==> flow/design.v <==
module audio(input  logic reminder, clk,reset,
             output logic toBuzzer);
  logic slowclk;
  Clock760Hz Hz(clk,reset,slowclk);
  assign toBuzzer = reminder ? slowclk : 1'b0;
endmodule
module clock1Hz
         (input  logic clk, reset,
          output logic slowClk);
  logic [39:0] count;
  always_ff @(posedge clk, posedge reset)
    if (reset)  count <= 40'b0;
    else          count <= count + 40'd21990;
assign slowClk = count[39];
endmodule
module clock60Hz
         (input  logic clk, reset,
          output logic slowClk);
  logic [39:0] count;
  always_ff @(posedge clk, posedge reset)
    if (reset)  count <= 40'b0;
    else          count <= count + 40'd1319414;
assign slowClk = count[39];
endmodule
module clock3600Hz
         (input  logic clk, reset,
          output logic slowClk);
  logic [39:0] count;
  always_ff @(posedge clk, posedge reset)
    if (reset)  count <= 40'b0;
    else          count <= count + 40'd79164837;
assign slowClk = count[39];
endmodule
module Clock760Hz(input  logic clk, reset,
                  output logic slowClk);
  logic [15:0] count;
  always_ff@(posedge clk, posedge reset)
    if(reset)   count <= 15'b0;
    else        count <= count + 1;
  assign slowClk = count[15];
endmodule
From RTL to reports: audio
The steps from the RTL of audio to its reports follow in flow order.
Line numbers count from 1 in the design file above.
Library cell names are shortened.
{ "setup": {"design": "audio", "clock": "clk", "cell_library": "sky130hd", "corner": "tt_025C_1v80"} }

After elaboration
Yosys after proc, flatten, opt, wreduce and memory -nomap, before mapping. Enables and synchronous resets that opt folds into registers are not counted as muxes. Memory bits, and registers merged into a memory's read port (data or address), are not among the register bits. Print and check cells are not counted. Equal cells are merged and count once.
{ "bits": {"register_bits": 16, "inputBits": 3, "word_cells": 3} }
{ "op_classes": {"n_addsub": 1, "muxes": 1} }
{ "ops": {"columns": ["cell", "count"], "rows": [
  ["16-bit by 1-bit adder with 16-bit output with constant B", 1],
  ["1-bit two-way mux", 1]
]} }

Logic depth
Longest topological path by Yosys (ltp), each cell counted once; first at word level (registers and memories cut), then after technology mapping (sequential cells cut; the memories' decode and read muxes count).
{ "logic_depth": {"ltp_word": 1, "ABC_AREA": 0, "ltp_mapped": 4, "mapped_depth_nobuf": 4} }

After synthesis
Source: synth_stat.txt of the flow (Yosys; design flattened, memories mapped). It holds for the ABC_AREA given above (unset counts as 0); a run with the other value may have another netlist.
{ "mapped": {"stdcells": 59, "area_um2": 711.9, "seq_area_um2": 400.4, "ff_cells": 16} }
{ "by_type": {"columns": ["type", "count", "area_total_um2"], "rows": [
  ["dfrtp_1", 16, 400.384],
  ["xor2_1", 10, 87.584],
  ["nor4_2", 4, 50.048],
  ["xnor2_1", 4, 35.034],
  ["nand3_1", 5, 25.024],
  ["nand4_4", 1, 21.27],
  ["nor3_1", 4, 20.019],
  ["inv_1", 4, 15.014],
  ["nand2_1", 4, 15.014],
  ["ha_1", 1, 12.512],
  ["nand4_1", 2, 12.512],
  ["nor2_1", 3, 11.261],
  ["and2_1", 1, 6.256]
]} }
The figures by module come from a second, unflattened synthesis with its own total; it is not the netlist above.
{ "hier_totals": {"cells_unflattened": 61, "hier_area_um2": 708.2} }
Rows give one instance, submodules left out.
{ "by_module": {"columns": ["mod", "instances", "cells", "area_um2"], "rows": [
  ["Clock760Hz", 1, 60, 701.9],
  ["audio", 1, 1, 6.3]
]} }

Timing after synthesis
OpenSTA on the mapped netlist: ideal clock, no wires. The path of least setup slack (recovery checks aside). Input and output delay are each 20% of the period. Register names are those of the netlist, which keeps one name where synthesis merged equal registers.
{ "synth_timing": {"kind": "reg-to-reg", "start": "register Hz.count[2]", "end": "register Hz.count[13]", "period_ps": 1420, "setup_time_ps": 79, "t_first_pin_ps": 0, "arrival_ps": 1078, "t_required_ps": 1341, "slack_ps": 262, "delay_ps": 1157, "driving_pins": 4, "n_path_buf": 0, "period_less_setup_slack_ps": 1158} }
"delay_ps" = arrival - input delay + setup time.
"driving_pins" counts driving pins, that of a launching flip-flop among them; a cell with two outputs on the path counts twice.
"period_less_setup_slack_ps" = period - worst setup slack (recovery checks aside). The figure is calculated, with input and output delays left at 20% of the set period.
Between the ends stands the longest chain of elaborated cells between them, by number of cells; it is not shown to be the way that was timed. Of several equally long chains one is given.
Each line given opens the expression or statement behind the cell; cells for indexed reads and writes are added by Yosys, which also makes memories of some case tables.
{ "synth_via": {"path_cell_list": "dfrtp_1 -> nand3_1 -> nor4_2 -> xor2_1", "elab_chain_cells": 1} }
{ "synth_rtl": {"columns": ["item", "line", "rtl"], "rows": [
  ["start: declaration", 36, "logic [15:0] count;"],
  ["start: assignment", 38, "if(reset)   count <= 15'b0;"],
  ["start: assignment", 39, "else        count <= count + 1;"],
  ["16-bit by 1-bit adder with 16-bit output", 39, null],
  ["end: assignment", 38, null],
  ["end: assignment", 39, null],
  ["end: declaration", 36, null]
]} }

Worst path after layout
Path of least setup slack in the final report of run 1 (OpenROAD, finished layout, wires in). Where an end is a register, its clock arrival counts in the times.
The path's times are printed in steps of 10 ps; the period is the one set.
{ "layout_timing": {"kind": "reg-to-reg", "start": "register Hz.count[0]", "end": "register Hz.count[14]", "period_ps": 1730, "setup_time_ps": 70, "t_first_pin_ps": 280, "arrival_ps": 1650, "t_required_ps": 1960, "slack_ps": 300, "driving_pins": 5, "n_path_buf": 0} }
Between the ends stands the longest chain of elaborated cells between them, by number of cells; it is not shown to be the way that was timed. Of several equally long chains one is given.
{ "layout_via": {"path_cell_list": "dfrtp_1 -> ha_1 -> nand2_1 -> nor4_2 -> xor2_1", "elab_chain_cells": 1} }
{ "layout_rtl": {"columns": ["item", "line", "rtl"], "rows": [
  ["start: declaration", 36, "logic [15:0] count;"],
  ["start: assignment", 38, "if(reset)   count <= 15'b0;"],
  ["start: assignment", 39, "else        count <= count + 1;"],
  ["16-bit by 1-bit adder with 16-bit output", 39, null],
  ["end: assignment", 38, null],
  ["end: assignment", 39, null],
  ["end: declaration", 36, null]
]} }

2 stored runs of audio in the flow (synthesis by Yosys, layout by OpenROAD, sky130hd cells), in arbitrary order. Constraints: input delay and output delay 20% of the set period each, output load 0.01 pF.

Run 1
==> flow/run.sh <==
#!/bin/bash
# the make line also repeats the synthesis and layout settings of config.mk as NAME=value (left out here)
make -C /OpenROAD-flow-scripts/flow DESIGN_CONFIG=/design/flow/config.mk WORK_HOME=/design/flow/orfs CLKGATE_MAP_FILE= finish
==> flow/config.mk <==
export PLATFORM = sky130hd
export DESIGN_NAME = audio
export DESIGN_NICKNAME = audio
export VERILOG_FILES = /design/flow/design.v
export SDC_FILE = /design/flow/constraint.sdc
export NUM_CORES = 4
export LEC_CHECK = 0
export CAP_MARGIN = 20
export CORE_MARGIN = 9
export CORE_UTILIZATION = 70
export GPL_TIMING_DRIVEN = 0
export HOLD_SLACK_MARGIN = 0.09
export MIN_ROUTING_LAYER = met2
export PLACE_DENSITY = 0.44
export SETUP_SLACK_MARGIN = 0.35
export SLEW_MARGIN = 20
==> flow/constraint.sdc <==
create_clock -name core_clock -period 1.73 [get_ports {clk}]
set_input_delay 0.3460 -clock core_clock [delete_from_list [all_inputs] [get_ports {clk}]]
set_output_delay 0.3460 -clock core_clock [all_outputs]
set_load 0.01 [all_outputs]

==> results of run 1, as JSON <==
{
  "synth_chip_area_um2": 711.9,
  "final_die_area_um2": 2489.0,
  "setup_ws_ps": 302,
  "finish.utilization_pct": 85.3
}

Run 2
==> flow/run.sh <==
#!/bin/bash
# the make line also repeats the synthesis and layout settings of config.mk as NAME=value (left out here)
make -C /OpenROAD-flow-scripts/flow DESIGN_CONFIG=/design/flow/config.mk WORK_HOME=/design/flow/orfs CLKGATE_MAP_FILE= finish
==> flow/config.mk <==
export PLATFORM = sky130hd
export DESIGN_NAME = audio
export DESIGN_NICKNAME = audio
export VERILOG_FILES = /design/flow/design.v
export SDC_FILE = /design/flow/constraint.sdc
export NUM_CORES = 4
export LEC_CHECK = 0
export CAP_MARGIN = 20
export CORE_MARGIN = 2
export CORE_UTILIZATION = 72
export SLEW_MARGIN = 20
==> flow/constraint.sdc <==
create_clock -name core_clock -period 1.2 [get_ports {clk}]
set_input_delay 0.2400 -clock core_clock [delete_from_list [all_inputs] [get_ports {clk}]]
set_output_delay 0.2400 -clock core_clock [all_outputs]
set_load 0.01 [all_outputs]

==> results of run 2, as JSON <==
{
  "outcome": "unfinished; error DPL-0038 in clock tree synthesis"
}
